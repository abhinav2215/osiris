==> flow/design.v <==
`timescale 1ns / 1ps
module gemm_controller #(
    parameter N = 4,
    parameter K = 4,
    parameter ADDR_WIDTH = 8
)(
    input                     clk,
    input                     rst_n,
    input                     start,
    output reg                load_weights,
    output reg                done,
    output reg [ADDR_WIDTH-1:0] addr_a,
    output reg [ADDR_WIDTH-1:0] addr_b,
    output reg [ADDR_WIDTH-1:0] addr_c,
    output reg                  we_c
);
    localparam IDLE   = 0;
    localparam LOAD_W = 1;
    localparam EXEC   = 2;
    localparam DONE   = 3;
    reg [2:0] state;
    reg [15:0] counter;
    always @(posedge clk or negedge rst_n) begin
        if (!rst_n) begin
            state <= IDLE;
            load_weights <= 0;
            done <= 0;
            addr_a <= 0;
            addr_b <= 0;
            addr_c <= 0;
            we_c <= 0;
            counter <= 0;
        end else begin
            we_c <= 0;
            done <= 0;
            case (state)
                IDLE: begin
                    if (start) begin
                        state <= LOAD_W;
                        counter <= 0;
                        addr_b <= 0; 
                        load_weights <= 1;
                    end
                end
                LOAD_W: begin
                    load_weights <= 1;
                    if (counter == N) begin
                        state <= EXEC;
                        counter <= 0;
                        load_weights <= 0; 
                        addr_a <= 0;
                    end else begin
                        if (addr_b < N-1) addr_b <= addr_b + 1;
                        counter <= counter + 1;
                    end
                end
                EXEC: begin
                    if (addr_a < K) 
                        addr_a <= addr_a + 1;
                    if (counter == (K + 3*N + 1)) begin
                       state <= DONE; 
                    end else begin
                        counter <= counter + 1;
                    end
                    if (counter >= (N + 1) && counter < (N + K + 1)) begin
                         we_c <= 1;
                         addr_c <= (counter - (N + 1));
                    end
                end
                DONE: begin
                    done <= 1;
                    state <= IDLE;
                end
            endcase
        end
    end
endmodule
Step by step through the tools: gemm_controller
The steps from the RTL of gemm_controller to its reports follow in flow order.
Line numbers count from 1 in the design file above.
Operators: Yosys type, input widths -> output width; for muxes data width and select width s.
Cell names lack the library's common part.
{ "setup": {"top_module": "gemm_controller", "clock": "clk", "cell_library": "sky130hd", "pvt_corner": "tt_025C_1v80"} }

Word level
Yosys after proc, flatten, opt, wreduce and memory -nomap, before mapping. Memory bits, and registers merged into a memory's read port (data or address), are not among the register bits. Print and check cells are not counted. Equal cells are merged and count once.
{ "word_totals": {"output_inout_bits": 27, "wordCells": 61, "regBits": 46} }
{ "op_classes": {"add_sub_neg": 4, "eq_ne": 12, "reduce_and_logical": 12, "compare": 4, "mux": 21} }
{ "op_table": {"columns": ["op", "count"], "rows": [
  ["$pmux 16 s3", 1],
  ["$mux 16", 3],
  ["$mux 8", 5],
  ["$pmux 8 s2", 2],
  ["$add 16x1->16 const B", 1],
  ["$ge 16x3->1 const B", 1],
  ["$eq 16x3->1 const B", 1],
  ["$lt 16x4->1 const B", 1],
  ["$eq 16x5->1 const B", 1],
  ["$add 8x1->8 const B", 2],
  ["$ne 2x2->1 const B", 7],
  ["$pmux 3 s4", 1],
  ["$mux 3", 3],
  ["$reduce_and 4->1", 2],
  ["$lt 8x2->1 const B", 1],
  ["$sub 8x3->8 const B", 1],
  ["$lt 8x3->1 const B", 1],
  ["$eq 3x2->1 const B", 2],
  ["$reduce_and 3->1", 2],
  ["$mux 1", 5],
  ["$reduce_and 2->1", 2],
  ["$reduce_bool 2->1", 2],
  ["$reduce_bool 4->1", 1],
  ["$eq 3x1->1 const B", 1],
  ["$logic_not 3->1", 1],
  ["$reduce_bool 3->1", 1],
  ["$pmux 1 s2", 1],
  ["$logic_and 1x1->1", 1]
]} }

Depth
Depth = most cells in a row (Yosys ltp): at word level without a register or memory, in the mapped netlist without a sequential cell, where the memories' decode and read muxes count.
{ "logic_depth": {"word_depth": 4, "abc_area": 0, "mapped_depth": 7, "mapped_depth_nobuf": 6} }

Netlist
The flow's flattened synthesis, as Yosys stat reports it; memories are mapped. The netlist is that of the ABC_AREA named above (0 if unset); the other value can give another one.
{ "mapped": {"area_um2": 2394.8, "cell_count": 228, "buffers": 10, "ff_cells": 47} }
{ "by_type": {"columns": ["cell_type", "count", "type_area_um2"], "rows": [
  ["dfrtp_1", 46, 1.15E+03],
  ["ha_1", 6, 75.072],
  ["a21oi_1", 14, 70.067],
  ["mux2_2", 6, 67.565],
  ["nand2_1", 17, 63.811],
  ["nor4_4", 3, 63.811],
  ["o31ai_1", 7, 52.55],
  ["and3_1", 8, 50.048],
  ["o21ai_0", 10, 50.048],
  ["nor2_1", 12, 45.043],
  ["and2_1", 7, 43.792],
  ["nor2b_1", 7, 43.792],
  ["or3_1", 7, 43.792],
  ["xnor2_1", 5, 43.792],
  ["nand4_1", 6, 37.536],
  ["nor4_1", 6, 37.536],
  ["or4_1", 5, 37.536],
  ["and4_1", 4, 35.034]
]} }
Not listed: further types 29, cells in them 52.

Timing after synthesis
OpenSTA on the mapped netlist: ideal clock, no wires. The path of least setup slack (recovery checks aside). Input and output delay are each 20% of the period. Register names are those of the netlist, which keeps one name where synthesis merged equal registers.
{ "synth_timing": {"path_type": "reg-to-reg", "startpoint": "register counter[0]", "endpoint": "register addr_c[2]", "setup_time_ns": 0.125, "path_slack_ns": 0.926, "launch_ns": 0.000, "stages": 7, "tclk_ns": 2.99, "t_arrival_ns": 1.940, "delay_ns": 2.065, "synth_period_reached_ns": 2.064} }
"delay_ns" = arrival - input delay + setup time.
"stages": output pins that drive a net of the path, with the launching flip-flop's if there is one; two outputs of one cell count as two.
"synth_period_reached_ns" is the clock period less the worst setup slack; recovery checks do not enter. This is arithmetic on one report: input and output delays are still those of the set period (20% each).
The rows between start and end are the longest chain of elaborated cells between them; the timing report does not say that the signal goes this way. Where chains are equally long, one stands for them.
Each line given opens the expression or statement behind the cell; cells for indexed reads and writes are added by Yosys, which also makes memories of some case tables.
A register here has more assigning lines than the two given.
{ "synth_via": {"path_cell_list": "dfrtp_1 -> inv_1 -> ha_1 -> nor2b_1 -> o31a_1 -> nor4_4 -> mux2_2", "elab_chain_len": 3, "cone_cells": 5, "lines_between": 2} }
{ "synth_lines": {"columns": ["element", "line_no", "text"], "rows": [
  ["from (decl)", 22, "reg [15:0] counter;"],
  ["from (assign)", 54, "counter <= counter + 1;"],
  ["from (assign)", 63, "counter <= counter + 1;"],
  ["$ge 16x3->1", 65, "if (counter >= (N + 1) && counter < (N + K + 1)) begin"],
  ["$logic_and 1x1->1", 65, null],
  ["$reduce_and 2->1", null, null],
  ["to (assign)", 30, "addr_c <= 0;"],
  ["to (assign)", 67, "addr_c <= (counter - (N + 1));"],
  ["to (decl)", 14, "output reg [ADDR_WIDTH-1:0] addr_c,"]
]} }

Path in the finished layout
From the final timing report of run 1: the path of least setup slack in the routed layout; clock arrival at registers is part of the times.
{ "layout_timing": {"path_type": "input-to-reg", "startpoint": "input port start", "endpoint": "register counter[15]", "t_arrival_ns": 2.62, "launch_ns": 0.81, "stages": 5, "setup_time_ns": 0.07, "path_slack_ns": 1.64, "tclk_ns": 4.04, "input_delay_ns": 0.81} }
The rows between start and end are the longest chain of elaborated cells between them; the timing report does not say that the signal goes this way. Where chains are equally long, one stands for them.
A register here has more assigning lines than the two given.
{ "layout_via": {"path_cell_list": "clkdlybuf4s50_1 -> nand2b_1 -> nand4_1 -> or4_1 -> a21oi_1", "elab_chain_len": 2, "cone_cells": 4, "lines_between": 2} }
{ "layout_lines": {"columns": ["element", "line_no", "text"], "rows": [
  ["from (decl)", 9, "input                     start,"],
  ["$mux 16", 38, "if (start) begin"],
  ["$pmux 16 s3", 36, "case (state)"],
  ["to (assign)", 54, "counter <= counter + 1;"],
  ["to (assign)", 63, "counter <= counter + 1;"],
  ["to (decl)", 22, "reg [15:0] counter;"]
]} }

Add stored flow runs of gemm_controller

Module gemm_controller, platform sky130hd: 2 stored runs of the flow (Yosys, OpenROAD) with differing settings, in no particular order. Input and output delays are each 20% of the period that was set; the output load is 0.01 pF.
"clock_period_reached_ns" = clock period - worst setup slack. The figure is calculated, with input and output delays left at 20% of the set period.
"worst_path_ns": the worst setup path's part of the clock period (all of it between registers, 20% less for each end at a port) less its slack. A launch clock that arrives late makes it longer, a capture clock that arrives late makes it shorter.
"power_uw": no workload was simulated; the value follows from the tool's default switching activity.
[
  {
    "run": "run 1",
    "settings": { "period_ns": 4.04, "CORE_UTILIZATION": 50, "SETUP_SLACK_MARGIN": -0.02, "PLACE_DENSITY_LB_ADDON": 0.03, "HOLD_SLACK_MARGIN": 0.2, "CELL_PAD_IN_SITES_GLOBAL_PLACEMENT": 0, "TNS_END_PERCENT": 75, "CTS_CLUSTER_SIZE": 47, "CAP_MARGIN": 10, "SLEW_MARGIN": 20, "MIN_ROUTING_LAYER": "met2", "MAX_ROUTING_LAYER": "met5", "CORE_MARGIN": 2 },
    "results": { "worst_path_ns": 1.59, "worstPathKind": "input-to-reg", "dieArea_um2": 5359.0, "synthesis_area_um2": 2394.8, "finish.utilization_frac": 0.598, "power_uw": 755.1, "clock_period_reached_ns": 2.398, "worst_setup_slack_ns": 1.642, "tns_setup_ns": 0.000, "layout_stdcell_area_um2": 2787.7 }
  },
  {
    "run": "run 2",
    "settings": { "period_ns": 2.34, "SETUP_SLACK_MARGIN": -0.19, "CAP_MARGIN": 20, "CORE_MARGIN": 2, "CORE_UTILIZATION": 40, "SLEW_MARGIN": 20 },
    "results": { "worst_setup_slack_ns": 0.342, "finish.utilization_frac": 0.497, "worst_path_ns": 2.00, "worstPathKind": "reg-to-reg", "dieArea_um2": 6621.9, "clock_period_reached_ns": 1.998, "power_uw": 1296, "tns_setup_ns": 0.000, "layout_stdcell_area_um2": 2909.0, "synthesis_area_um2": 2394.8 }
  }
]
